==> flow/design.v <==
module packer(
input           aclk,
input           aresetn,
input [191:0]   rgb_in,
input           eol,
output          in_stream_ready,
input           valid,
input           sof, 
output [255:0]  out_stream_tdata,
output [31:0]   out_stream_tkeep,
output          out_stream_tlast,
input           out_stream_tready,
output          out_stream_tvalid,
output [0:0]    out_stream_tuser );
reg [1:0]       state_reg = 2'b0;
wire [1:0]      state = sof ? 2'b00 : state_reg;
wire            state0 = (state == 2'b0);
reg             sof_reg;
reg [191:0]     prev_rgb;
reg [255:0]     tdata;
reg             tvalid;
reg             ready;
always @(posedge aclk)begin
    if(aresetn) begin
        if (valid) begin
            if (state0 | out_stream_tready) begin
                if (eol) begin
                    state_reg <= 2'b0;
                end
                else begin
                    state_reg <= state + 2'b1;
                end
            end
            if (sof) begin
                sof_reg <= 1'b1;
            end
            else if (valid & out_stream_tready) begin
                sof_reg <= 1'b0;
            end
            prev_rgb <= rgb_in;
        end
    end
    else begin
        state_reg <= 2'b0;
        sof_reg <= 1'b0;
    end
end
integer i;
always @* begin
    case ({state})
        2'b00 : 
            begin 
                tdata = 256'bx;
                tvalid = 1'b0;
                ready = 1'b1;
            end
        2'b01 :
            begin 
                tdata = {
                    rgb_in[63:56], rgb_in[71:64],
                    rgb_in[31:24], rgb_in[39:32], rgb_in[47:40],
                    rgb_in[ 7: 0], rgb_in[15: 8], rgb_in[23:16],
                    prev_rgb[175:168], prev_rgb[183:176], prev_rgb[191:184],
                    prev_rgb[151:144], prev_rgb[159:152], prev_rgb[167:160],
                    prev_rgb[127:120], prev_rgb[135:128], prev_rgb[143:136],
                    prev_rgb[103: 96], prev_rgb[111:104], prev_rgb[119:112],
                    prev_rgb[ 79: 72], prev_rgb[ 87: 80], prev_rgb[ 95: 88],
                    prev_rgb[ 55: 48], prev_rgb[ 63: 56], prev_rgb[ 71: 64],
                    prev_rgb[ 31: 24], prev_rgb[ 39: 32], prev_rgb[ 47: 40],
                    prev_rgb[  7:  0], prev_rgb[ 15:  8], prev_rgb[ 23: 16]
                };
                tvalid = valid;
                ready = out_stream_tready;
            end
        2'b10 : 
            begin 
                tdata = {
                    rgb_in[143:136],
                    rgb_in[103: 96], rgb_in[111:104], rgb_in[119:112],
                    rgb_in[ 79: 72], rgb_in[ 87: 80], rgb_in[ 95: 88],
                    rgb_in[ 55: 48], rgb_in[ 63: 56], rgb_in[ 71: 64],
                    rgb_in[ 31: 24], rgb_in[ 39: 32], rgb_in[ 47: 40],
                    rgb_in[  7:  0], rgb_in[ 15:  8], rgb_in[ 23: 16],          
                    prev_rgb[175:168], prev_rgb[183:176], prev_rgb[191:184],
                    prev_rgb[151:144], prev_rgb[159:152], prev_rgb[167:160],
                    prev_rgb[127:120], prev_rgb[135:128], prev_rgb[143:136],
                    prev_rgb[103: 96], prev_rgb[111:104], prev_rgb[119:112],
                    prev_rgb[ 79: 72], prev_rgb[ 87: 80], prev_rgb[ 95: 88],                           
                    prev_rgb[55:48]
                };
                tvalid = valid;
                ready = out_stream_tready;
            end
        2'b11 : 
            begin 
                tdata = {
                    rgb_in[175:168], rgb_in[183:176], rgb_in[191:184],
                    rgb_in[151:144], rgb_in[159:152], rgb_in[167:160],
                    rgb_in[127:120], rgb_in[135:128], rgb_in[143:136],
                    rgb_in[103: 96], rgb_in[111:104], rgb_in[119:112],
                    rgb_in[ 79: 72], rgb_in[ 87: 80], rgb_in[ 95: 88],
                    rgb_in[ 55: 48], rgb_in[ 63: 56], rgb_in[ 71: 64],
                    rgb_in[ 31: 24], rgb_in[ 39: 32], rgb_in[ 47: 40],
                    rgb_in[  7:  0], rgb_in[ 15:  8], rgb_in[ 23: 16],          
                    prev_rgb[175:168], prev_rgb[183:176], prev_rgb[191:184],                
                    prev_rgb[151:144], prev_rgb[159:152], prev_rgb[167:160],
                    prev_rgb[127:120], prev_rgb[135:128]      
                };
                tvalid = valid;
                ready = out_stream_tready;
            end
        default : 
            begin 
                tdata = 256'bx;
                tvalid = 1'b0;
                ready = 1'b1;
            end
    endcase
end
assign in_stream_ready = ready;
assign out_stream_tlast = eol;  
assign out_stream_tuser = sof_reg;
assign out_stream_tkeep = 8'hffffffff;  
assign out_stream_tdata = tdata;
assign out_stream_tvalid = tvalid;
endmodule
# Reports on packer
# What the tools print for packer, step after step.
# Line numbers count from 1 in the design file above.
# Operators: Yosys type, input widths -> output width; for muxes data width and select width s.
# Library cell names are shortened.
# The mark - stands for no value.
[setup] design="packer" clk_port="aclk" cell_library="sky130hd" corner="tt_025C_1v80"

# Word-level counts
# Source: Yosys, flattened and elaborated, memories not mapped. Widths are those after wreduce. Registers that Yosys merges into a memory's read port (data or address) are not register bits. Print and check cells do not count. Equal cells are merged and count once.
[word_totals] latch_bits=0 in_bits=198 wordCells=22 romBits=0 clocked_rd_ports_x_width=0 n_memories=0 mem_bits_rw=0 out_inout_bits=292 regBits=195
[classes] addsub=1 n_eq=3 n_logic=2 reduce_logical=6 mul=0 shift=0 div=0 n_mux=7 compare=0
[op_table] cell="$pmux 256 s3" count=1
[op_table] cell="$reduce_and 2->1" count=3
[op_table] cell="$eq 2x2->1 const B" count=2
[op_table] cell="$pmux 1 s2" count=2
[op_table] cell="$mux 2" count=2
[op_table] cell="$reduce_or 3->1" count=1
[op_table] cell="$add 2x1->2 const B" count=1
[op_table] cell="$eq 2x1->1 const B" count=1
[op_table] cell="$logic_not 2->1" count=1
[op_table] cell="$reduce_bool 2->1" count=1
[op_table] cell="$mux 1" count=2
[op_table] cell="$and 1x1->1" count=1
[op_table] cell="$or 1x1->1" count=1

# Logic depth
# Longest topological path by Yosys (ltp), each cell counted once; first at word level (registers and memories cut), then after technology mapping (sequential cells cut; the memories' decode and read muxes count).
[logic_depth] ltp_word=4 ABC_AREA=0 ltp_mapped=8 depth_no_buf=4

# Mapped cells and area
# The flow's flattened synthesis, as Yosys stat reports it; memories are mapped. The netlist is that of the ABC_AREA named above (0 if unset); the other value can give another one.
# Totals and module areas in this step are rounded.
[mapped] yosys_area_um2=11500 buffers=119 mapped_cells=1102 ff_cells=195
[types] type="edfxtp_1" count=192 type_area_um2=5765.53
[types] type="mux2i_1" count=256 type_area_um2=2.56E+03
[types] type="o21ai_0" count=213 type_area_um2=1.07E+03
[types] type="nand2_1" count=259 type_area_um2=972.182
[types] type="buf_4" count=35 type_area_um2=262.752
[types] type="buf_2" count=46 type_area_um2=230.221
[types] type="o21ai_1" count=44 type_area_um2=220.211
[types] type="buf_6" count=12 type_area_um2=135.13
[types] type="clkbuf_1" count=25 type_area_um2=93.84
[types] type="dfxtp_1" count=3 type_area_um2=60.058
[types] type="nor2b_1" count=3 type_area_um2=18.768
[types] type="o311ai_0" count=2 type_area_um2=17.517
[types] type="a21boi_0" count=2 type_area_um2=15.014
[types] type="buf_8" count=1 type_area_um2=15.014
[types] type="ha_1" count=1 type_area_um2=12.512
[types] type="nand2b_1" count=2 type_area_um2=12.512
[types] type="a22oi_1" count=1 type_area_um2=7.507
[types] type="conb_1" count=2 type_area_um2=7.507
# Other cell types: 3; their cells: 3.

# Worst setup path after synthesis
# OpenSTA on the mapped netlist: ideal clock, no wires. The path of least setup slack (recovery checks aside). Input and output delay are each 20% of the period. Register names are those of the netlist, which keeps one name where synthesis merged equal registers.
[synth_timing] path_type="input to register" start="input port valid" end="register prev_rgb[0]" path_slack_ns=4.906 path_stages=1 path_buffers=0 in_delay_ns=2.460 launch_ns=2.460 setup_ns=0.575 clock_period_ns=12.3 arrival_time_ns=6.819 path_delay_ns=4.934 synth_period_reached_ns=7.394
# "path_delay_ns" = arrival - input delay + setup time.
# "path_stages": output pins that drive a net of the path, with the launching flip-flop's if there is one; two outputs of one cell count as two.
# "synth_period_reached_ns" is the clock period less the worst setup slack; recovery checks do not enter. This is arithmetic on one report: input and output delays are still those of the set period (20% each).
# The rows between start and end are the longest chain of elaborated cells between them; the timing report does not say that the signal goes this way. Where chains are equally long, one stands for them.
# A line is the first line of the expression or statement that the cell stems from. Yosys adds cells for indexed reads and writes and turns some case tables into memories.
[synth_between] path_cell_list="and2_1" elab_chain_cells=1
[synth_lines] element="start: declaration" line_no=7 source="input           valid,"
[synth_lines] element="$reduce_and 2->1"
[synth_lines] element="end: assignment" line_no=40 source="prev_rgb <= rgb_in;"
[synth_lines] element="end: declaration" line_no=19 source="reg [191:0]     prev_rgb;"

# Path in the finished layout
# Path of least setup slack in the final report of flow run 1 (OpenROAD, finished layout, wires in). Where an end is a register, its clock arrival counts in the times.
[layout_timing] path_type="input to output" start="input port sof" end="output port out_stream_tdata[49]" path_slack_ns=1.26 arrival_time_ns=3.91 path_buffers=4 launch_ns=1.29 clock_period_ns=6.47 path_stages=7 in_delay_ns=1.29
# The rows between start and end are the longest chain of elaborated cells between them; the timing report does not say that the signal goes this way. Where chains are equally long, one stands for them.
[layout_between] path_cell_list="clkdlybuf4s50_1 > nand2b_4 > buf_12 > buf_12 > nand2_1 > o21ai_0 > clkdlybuf4s50_1" elab_chain_cells=3
[layout_lines] element="start: declaration" line_no=8 source="input           sof,"
[layout_lines] element="$mux 2" line_no=16 source="wire [1:0]      state = sof ? 2'b00 : state_reg;"
[layout_lines] element="$eq 2x2->1" line_no=50 source="case ({state})"
[layout_lines] element="$pmux 256 s3" line_no=50
[layout_lines] element="end: declaration" line_no=9 source="output [255:0]  out_stream_tdata,"

# Measured data: module packer, platform sky130hd, 2 stored runs of the flow under differing settings, order arbitrary. Input and output delays are each 20% of the period that was set; the output load is 0.01 pF.
# "achievedPeriod_ns" is the run's clock period less its worst setup slack. It is reckoned from that one timing run; input and output delays stay at 20% of the period that was set.
# By "worst_path_ns" is meant the share of the clock period that the worst setup path is allowed (20% is reserved at inputs, 20% at outputs), minus its slack. Clock arrival times at its registers enter into it.
# By "totalPower_mw" is meant OpenSTA's value without simulated activity: inputs other than the clock are taken to toggle once in ten clock periods, and the tool carries that through the logic.
# Measured values are rounded.
run="flow run 1" settings period_ns=6.47 CAP_MARGIN=20 CORE_MARGIN=2 CORE_UTILIZATION=40 SLEW_MARGIN=20
run="flow run 1" results yosys_chip_area_um2=11500 totalPower_mw=3.35 final_die_area_um2=30100 tns_ns=0.000 achievedPeriod_ns=5.209 post_route_stdcell_area_um2=16800 finish.utilization_pct=58.9 worst_path_ns=2.62 timing.worst_path_kind="input to output" fin_ws_ns=1.26 ws_hold_ns=0.532
run="flow run 2" settings period_ns=12.9 CORE_UTILIZATION=62 SETUP_SLACK_MARGIN=2.03 PLACE_DENSITY=0.57 CORE_MARGIN=6 CTS_CLUSTER_SIZE=68 MAX_ROUTING_LAYER="met5" CAP_MARGIN=20 SLEW_MARGIN=20
run="flow run 2" results yosys_chip_area_um2=11500 totalPower_mw=1.66 final_die_area_um2=21900 tns_ns=0.000 achievedPeriod_ns=8.369 post_route_stdcell_area_um2=16400 finish.utilization_pct=90.8 worst_path_ns=3.21 timing.worst_path_kind="input to output" fin_ws_ns=4.53 ws_hold_ns=0.554
